==> flow/design.v <==
module mouse_interface(clk,reset,ps2_c_in,ps2_d_in,ps2_c_out,ps2_d_out,xm,ym,button,mouse_done,state_reg);
input clk,reset;
input ps2_c_in,ps2_d_in;
output wire ps2_c_out,ps2_d_out;
output wire [8:0] xm,ym;
output wire [2:0] button;
output reg mouse_done;
localparam stream_cmd =8'hf4;
localparam [2:0] 
init1=3'b000,
init2=3'b001,
init3=3'b010,
pack1=3'b011,
pack2=3'b100,
pack3=3'b101,
done=3'b110;
reg [8:0] x_reg,x_next,y_reg,y_next;
reg [2:0] button_reg,button_next;
output reg [2:0] state_reg;
reg [2:0] state_next;
wire tx_done,rx_done;
reg wr_ps2;
wire [7:0] rx_data;
ps2_rx_tx  u1 (.clk(clk),.reset(reset),.wr_ps2(wr_ps2),.din(stream_cmd),.ps2_c_in(ps2_c_in),.ps2_d_in(ps2_d_in),
.ps2_c_out(ps2_c_out),.ps2_d_out(ps2_d_out),.dout(rx_data),.tx_done(tx_done),.rx_done(rx_done));
always @(posedge clk or posedge reset)	
	if(reset)
		begin
		state_reg=init1;
		x_reg=0;
		y_reg=0;
		button_reg=0;
		end
	else 
		begin
		state_reg=state_next;
		x_reg=x_next;
		y_reg=y_next;
		button_reg=button_next;
		end
always @*
	begin
	state_next=state_reg;
	x_next=x_reg;
	y_next=y_reg;
	button_next=button_reg;
	mouse_done=0;
	case(state_reg)
		init1: 
			begin
			wr_ps2=1;
			state_next=init2;
			end
		init2:
			if(tx_done==1)
			state_next=init3;
		init3: 
			if(rx_done)
			state_next=pack1;
		pack1: 
			if(rx_done)
				begin
				y_next[8]=rx_data[5];
				x_next[8]=rx_data[4];
				button_next=rx_data[2:0];
				state_next=pack2;
				end	
		pack2:
			if(rx_done)
				begin
				y_next[7:0]=rx_data;
				state_next=pack3;
				end
		pack3: 
			if(rx_done)
				begin
				x_next[7:0]=rx_data;
				state_next=done;
				end
		endcase
		end
assign xm=x_reg;
assign ym=y_reg;
assign button=button_reg;
endmodule 
module ps2_receiver(clk,reset,rx_en,ps_c,ps_d,rx_done_tick,dout);
input clk,reset,rx_en;
input ps_c,ps_d;
output wire [7:0] dout;
localparam [1:0] 
idle=2'b00,
dps=2'b01, 
load=2'b10; 
reg [1:0] state_reg,state_next;
reg [7:0] filter_reg;
wire [7:0] filter_next; 
reg psc_reg;
wire psc_next;
reg [10:0] b_reg,b_next;
reg [3:0] n_reg,n_next;
output reg rx_done_tick;
wire fallen_edge;
always @(posedge clk or posedge reset)
	if(reset)
	begin
		filter_reg=0;
		psc_reg=0;
	end
	else
	begin
		filter_reg=filter_next;
		psc_reg=psc_next;
	end
assign filter_next={ps_c,filter_reg[7:1]};
assign psc_next=(filter_reg==8'b11111111)? 1'b1:(filter_reg==8'b00000000)? 1'b0: psc_reg;
assign fallen_edge=psc_reg && !psc_next;
always @(posedge clk or posedge reset)
	if(reset)
	begin
		state_reg=idle;
		b_reg=0;
		n_reg=0;
	end
	else 
	begin
		state_reg=state_next;
		b_reg=b_next; 
		n_reg=n_next;
	end
always @*
begin
	rx_done_tick=0;
	state_next=state_reg;
	b_next=b_reg;
	n_next=n_reg;
	case(state_reg)
		idle: 
			if(fallen_edge && rx_en)
			begin
				b_next={ps_d,b_reg[10:1]};
				n_next=4'b1001;
				state_next=dps;
			end	
		dps:
			if(fallen_edge)
				begin
				b_next={ps_d,b_reg[10:1]};
				if(n_reg==0)
				state_next=load;
				else 
				n_next=n_reg-1;
				end
		load:
			begin
			rx_done_tick=1;
			state_next=idle;
			end
	endcase
end
assign dout=b_reg[8:1];
endmodule 
module ps2_transmitter(clk,reset,wr_ps2,din,ps2_c_in,ps2_d_in,ps2_c_out,ps2_d_out,tx_idle,tx_done);
input clk,reset,wr_ps2;
input [7:0] din;
input ps2_c_in,ps2_d_in;
output reg tx_idle,tx_done;
output reg ps2_c_out,ps2_d_out;
localparam [2:0] 
idle=3'b000,
rts=3'b001,
start=3'b010,
data=3'b011,
stop=3'b100;
reg [2:0] state_reg,state_next;
reg [8:0] b_reg,b_next;
reg [3:0] n_reg,n_next;
reg [12:0] counter_reg,counter_next;
wire parity;
reg [7:0] filter_reg;
wire [7:0] filter_next;
reg ps2_c_reg;
wire ps2_c_next;
wire fallen_edge;
always @(posedge clk or posedge reset)
	if(reset)
		begin
		filter_reg=0;
		ps2_c_reg=0;
		end
	else  
		begin
		filter_reg=filter_next;
		ps2_c_reg=ps2_c_next;
		end
assign filter_next={ps2_c_in,filter_reg[7:1]};
assign ps2_c_next=(filter_reg==8'b11111111) ? 1'b1 : (filter_reg==8'b00000000) ? 1'b0 : ps2_c_reg;
assign fallen_edge=(ps2_c_reg)&&(~ps2_c_next);
always @(posedge clk or posedge reset)
	if(reset)
		begin
		state_reg=idle;
		b_reg=0;
		n_reg=0;
		counter_reg=0;
		end
	else
		begin
		state_reg=state_next;
		b_reg=b_next;
		n_reg=n_next;
		counter_reg=counter_next;
		end
assign parity=~(^din);
always @*
	begin
	state_next=state_reg;
	b_next=b_reg;
	n_next=n_reg;
	counter_next=counter_reg;
	tx_done=0;
	tx_idle=0;
	ps2_c_out=1;
	ps2_d_out=1;
	case(state_reg)
		idle:
			begin
			tx_idle=1;
			if(wr_ps2)
				begin
				state_next=rts;
				b_next={parity,din};
				counter_next=13'h1fff;
				end
			end
		rts: 
			begin
				ps2_c_out=0; 
				if(counter_reg==0)
					state_next=start;
				else
					counter_next=counter_reg-1;
			end
		start:
			begin
			ps2_d_out=0;
			if(fallen_edge)
				begin
				n_next=8;
				state_next=data;
				end
			end
		data:
			begin
			ps2_d_out=b_reg[0];
			if(fallen_edge)
				begin
				b_next={1'b0,b_reg[8:1]};
				if(n_reg==0)
					state_next=stop;
				else
					n_next=n_reg-1;
				end
			end
		stop:	
			if(fallen_edge)
				begin
				state_next=idle;
				tx_done=1;
				end
	endcase
	end
endmodule 
module ps2_rx_tx(clk,reset,wr_ps2,din,ps2_c_in,ps2_d_in,ps2_c_out,ps2_d_out,dout,tx_done,rx_done);
input clk,reset,wr_ps2;
input [7:0] din;
input ps2_d_in,ps2_c_in;
output wire ps2_c_out,ps2_d_out;
output wire [7:0] dout;
output wire tx_done,rx_done;
wire tx_idle;
ps2_transmitter u1(clk,reset,wr_ps2,din,ps2_c_in,ps2_d_in,ps2_c_out,ps2_d_out,tx_idle,tx_done);
 ps2_receiver u2(.clk(clk),.reset(reset),.rx_en(~tx_idle),.ps_c(ps2_c_in),.ps_d(ps2_d_in),.rx_done_tick(rx_done),.dout(dout));
endmodule 
* Reports on mouse_interface
The steps from the RTL of mouse_interface to its reports follow in flow order.
Line numbers count from 1 in the design file above.
Operators: Yosys type, input widths -> output width; for muxes data width and select width s.
Cell names lack the library's common part.
A cell with - has no value.
- Design top :: mouse_interface
- Clock port :: clk
- Standard-cell library :: sky130hd
- Library corner :: tt_025C_1v80

* After elaboration
Source: Yosys, flattened and elaborated, memories not mapped. Widths are those after wreduce. Registers that Yosys merges into a memory's read port (data or address) are not register bits. Print and check cells do not count. Equal cells are merged and count once.
- Register bits after elaboration :: 88
- Input bits :: 4
- Output and inout bits :: 27
- Word-level cells :: 122
- Add/sub/neg operators :: 3
- Equality and inequality tests :: 29
- Muxes and demuxes :: 41
- Bitwise logic cells :: 2
- Reduce/logical cells :: 30
** Operators with widths (number)
- $mux 3 :: 10
- $pmux 13 s2 :: 1
- $mux 4 :: 6
- $ne 2x2->1 const B :: 11
- $pmux 11 s2 :: 1
- $mux 11 :: 2
- $pmux 9 s2 :: 1
- $pmux 3 s6 :: 1
- $eq 8x8->1 const B :: 2
- $logic_not 8->1 :: 2
- $pmux 4 s2 :: 2
- $pmux 3 s5 :: 1
- $sub 13x1->13 const B :: 1
- $logic_not 13->1 :: 1
- $mux 13 :: 1
- $eq 3x2->1 const B :: 4
- $reduce_and 4->1 :: 3
- $reduce_and 6->1 :: 2
- $ne 2x1->1 const B :: 5
- $reduce_and 2->1 :: 5
- $eq 3x3->1 const B :: 3
- $mux 9 :: 1
- $mux 1 :: 9
- $reduce_bool 2->1 :: 4
- $sub 4x1->4 const B :: 2
- $logic_not 4->1 :: 2
- $eq 3x1->1 const B :: 2
- $logic_not 3->1 :: 2
Not listed: further kinds 13, cells in them 18.

* Longest topological paths
Longest topological path by Yosys (ltp), each cell counted once; first at word level (registers and memories cut), then after technology mapping (sequential cells cut; the memories' decode and read muxes count).
- Depth in word-level cells :: 9
- ABC_AREA :: 0
- Gate-level depth with buffers :: 6
- Depth with buffers taken out :: 6

* Synthesis result
The flow's flattened synthesis, as Yosys stat reports it; memories are mapped. The netlist is that of the ABC_AREA named above (0 if unset); the other value can give another one.
** Cells by type
- dfrtp_1 :: number 79, area in all 1.98E+03 um^2
- mux2_2 :: number 32, area in all 360.346 um^2
- nor2_1 :: number 24, area in all 90.086 um^2
- mux2i_1 :: number 7, area in all 70.067 um^2
- nand2_1 :: number 18, area in all 67.565 um^2
- o21ai_0 :: number 13, area in all 65.062 um^2
- inv_1 :: number 16, area in all 60.058 um^2
- dfstp_2 :: number 2, area in all 52.55 um^2
- ha_1 :: number 4, area in all 50.048 um^2
- nand3_1 :: number 10, area in all 50.048 um^2
- nor3_1 :: number 9, area in all 45.043 um^2
- and2_1 :: number 7, area in all 43.792 um^2
- a31oi_1 :: number 6, area in all 37.536 um^2
- a22o_1 :: number 4, area in all 35.034 um^2
- nand4_1 :: number 5, area in all 31.28 um^2
- nor2b_1 :: number 5, area in all 31.28 um^2
- a21o_1 :: number 4, area in all 30.029 um^2
- a2bb2oi_1 :: number 3, area in all 26.275 um^2
Not listed: further types 37, cells in them 64.
- Mapped cells :: 312
- Synthesis area :: 3597.2 um^2
- Sequential part of the area :: 2029.4 um^2
- Flip-flops :: 81
- Buffer cells :: 10
The figures by module come from a second, unflattened synthesis with its own total; it is not the netlist above.
- Cells (unflattened synthesis) :: 364
- Area (unflattened synthesis) :: 4204.0 um^2
Each row is one instance without its submodules.
** Modules
- ps2_transmitter :: instances 1, cells 201, area 2063.2 um^2
- ps2_receiver :: instances 1, cells 93, area 1146.1 um^2
- mouse_interface :: instances 1, cells 69, area 991.0 um^2
- ps2_rx_tx :: instances 1, cells 1, area 3.8 um^2

* Worst setup path after synthesis
OpenSTA on the mapped netlist: ideal clock, no wires. The path of least setup slack (recovery checks aside). Input and output delay are each 20% of the period. Register names are those of the netlist, which keeps one name where synthesis merged equal registers.
- Path kind :: flip-flop to flip-flop
- Start point :: register u1.u1.counter_reg[10]
- End point :: register u1.u1.counter_reg[9]
- Clock period :: 2390 ps
- Library setup time :: 141 ps
- Arrival time :: 1755 ps
- Required time :: 2249 ps
- Path slack :: 493 ps
- Delay of the path :: 1896 ps
- Driving pins on the path :: 5
- Synthesis period reached :: 1897 ps
"delay of the path" is the arrival time less input delay plus setup time.
"driving pins on the path": output pins that drive a net of the path, with the launching flip-flop's if there is one; two outputs of one cell count as two.
"synthesis period reached" = period - worst setup slack (recovery checks aside). The figure is calculated, with input and output delays left at 20% of the set period.
Between the ends stands the longest chain of elaborated cells between them, by number of cells; it is not shown to be the way that was timed. Of several equally long chains one is given.
Each line given opens the expression or statement behind the cell; cells for indexed reads and writes are added by Yosys, which also makes memories of some case tables.
- Cell sequence :: dfrtp_1 -> or4_4 -> or4_4 -> a311oi_1 -> a41oi_1
- Length of the longest elaborated chain :: 3
** RTL lines, path after synthesis
- start: declaration :: line 177 : reg [12:0] counter_reg,counter_next;
- start: assignment :: line 204 : counter_reg=0;
- start: assignment :: line 211 : counter_reg=counter_next;
- $logic_not 13->1 :: line 238 : if(counter_reg==0)
- $mux 13 :: line 238
- $pmux 13 s2 :: line 224 : case(state_reg)
- end: assignment :: line 204
- end: assignment :: line 211
- end: declaration :: line 177

* Path in the finished layout
From the final timing report of run A: the path of least setup slack in the routed layout; clock arrival at registers is part of the times.
The path's times are printed in steps of 10 ps; the period is the one set.
- Path kind :: flip-flop to flip-flop
- Start point :: register u1.u1.counter_reg[0]
- End point :: register u1.u1.counter_reg[1]
- Clock period :: 2120 ps
- Library setup time :: 80 ps
- Arrival time :: 2200 ps
- Required time :: 2370 ps
- Path slack :: 170 ps
- Driving pins on the path :: 8
Between the ends stands the longest chain of elaborated cells between them, by number of cells; it is not shown to be the way that was timed. Of several equally long chains one is given.
- Cell sequence :: dfrtp_1 -> inv_1 -> ha_1 -> or4b_1 -> o41ai_2 -> buf_4 -> inv_1 -> a2bb2oi_1
- Length of the longest elaborated chain :: 3
** RTL lines, path post-layout
- start: declaration :: line 177 : reg [12:0] counter_reg,counter_next;
- start: assignment :: line 204 : counter_reg=0;
- start: assignment :: line 211 : counter_reg=counter_next;
- $sub 13x1->13 :: line 241 : counter_next=counter_reg-1;
- $mux 13 :: line 238 : if(counter_reg==0)
- $pmux 13 s2 :: line 224 : case(state_reg)
- end: assignment :: line 204
- end: assignment :: line 211
- end: declaration :: line 177

Subject: flow runs of mouse_interface

Hi,

Module mouse_interface, platform sky130hd: 2 stored runs of the flow (Yosys, OpenROAD) with differing settings, in no particular order. Input and output delays are each 20% of the period that was set; the output load is 0.01 pF.
By "clock period achieved" is meant the clock period of the run minus its worst setup slack. This is arithmetic on one report: input and output delays are still those of the set period (20% each).
By "worst path time" is meant the share of the clock period that the worst setup path is allowed (20% is reserved at inputs, 20% at outputs), minus its slack. Clock arrival times at its registers enter into it.
By "power consumption" is meant OpenSTA's value without simulated activity: inputs other than the clock are taken to toggle once in ten clock periods, and the tool carries that through the logic.
"worst path time" is known to 10 ps.

* Run A
** Files
==> flow/run.sh <==
#!/bin/bash
# the make line also repeats the synthesis and layout settings of config.mk as NAME=value (left out here)
make -C /OpenROAD-flow-scripts/flow DESIGN_CONFIG=/design/flow/config.mk WORK_HOME=/design/flow/orfs CLKGATE_MAP_FILE= finish
==> flow/config.mk <==
export PLATFORM = sky130hd
export DESIGN_NAME = mouse_interface
export DESIGN_NICKNAME = mouse_interface
export VERILOG_FILES = /design/flow/design.v
export SDC_FILE = /design/flow/constraint.sdc
export NUM_CORES = 4
export LEC_CHECK = 0
export CAP_MARGIN = 20
export CELL_PAD_IN_SITES_DETAIL_PLACEMENT = 1
export CORE_ASPECT_RATIO = 1.67
export CORE_MARGIN = 5
export CORE_UTILIZATION = 36
export CTS_CLUSTER_SIZE = 20
export GPL_TIMING_DRIVEN = 1
export MAX_ROUTING_LAYER = met5
export PLACE_DENSITY = 0.78
export SETUP_SLACK_MARGIN = 0.32
export SLEW_MARGIN = 20
export TNS_END_PERCENT = 25
==> flow/constraint.sdc <==
create_clock -name core_clock -period 2.12 [get_ports {clk}]
set_input_delay 0.4240 -clock core_clock [delete_from_list [all_inputs] [get_ports {clk}]]
set_output_delay 0.4240 -clock core_clock [all_outputs]
set_load 0.01 [all_outputs]
** Results
- Worst path time :: 1,950 ps
- Critical path type :: flip-flop to flip-flop
- Std-cell area (final layout) :: 4,541.9 um^2
- Utilization after layout :: 46.0 %
- Overall die area :: 12,157.4 um^2
- Power consumption :: 3,246 µW
- Post-route worst hold slack :: 417 ps
- Total negative slack :: 0 ps
- Clock period achieved :: 1,949 ps
- Chip area in the Yosys report :: 3,597.2 um^2
- Setup slack of the critical path :: 171 ps

* Run B
** Files
==> flow/run.sh <==
#!/bin/bash
# the make line also repeats the synthesis and layout settings of config.mk as NAME=value (left out here)
make -C /OpenROAD-flow-scripts/flow DESIGN_CONFIG=/design/flow/config.mk WORK_HOME=/design/flow/orfs CLKGATE_MAP_FILE= finish
==> flow/config.mk <==
export PLATFORM = sky130hd
export DESIGN_NAME = mouse_interface
export DESIGN_NICKNAME = mouse_interface
export VERILOG_FILES = /design/flow/design.v
export SDC_FILE = /design/flow/constraint.sdc
export NUM_CORES = 4
export LEC_CHECK = 0
export ABC_AREA = 0
export CAP_MARGIN = 20
export CELL_PAD_IN_SITES_DETAIL_PLACEMENT = 0
export CELL_PAD_IN_SITES_GLOBAL_PLACEMENT = 2
export CORE_MARGIN = 2
export CORE_UTILIZATION = 47
export HOLD_SLACK_MARGIN = -0.01
export PLACE_DENSITY_LB_ADDON = 0.28
export SETUP_SLACK_MARGIN = 0.5
export SLEW_MARGIN = 5
export TNS_END_PERCENT = 65
==> flow/constraint.sdc <==
create_clock -name core_clock -period 2.07 [get_ports {clk}]
set_input_delay 0.4140 -clock core_clock [delete_from_list [all_inputs] [get_ports {clk}]]
set_output_delay 0.4140 -clock core_clock [all_outputs]
set_load 0.01 [all_outputs]
** Results
- Worst path time :: 1,860 ps
- Critical path type :: flip-flop to flip-flop
- Std-cell area (final layout) :: 4,843.4 um^2
- Utilization after layout :: 66.1 %
- Overall die area :: 8,369.5 um^2
- Power consumption :: 2,847 µW
- Post-route worst hold slack :: 431 ps
- Total negative slack :: 0 ps
- Clock period achieved :: 1,862 ps
- Chip area in the Yosys report :: 3,597.2 um^2
- Setup slack of the critical path :: 208 ps

Regards
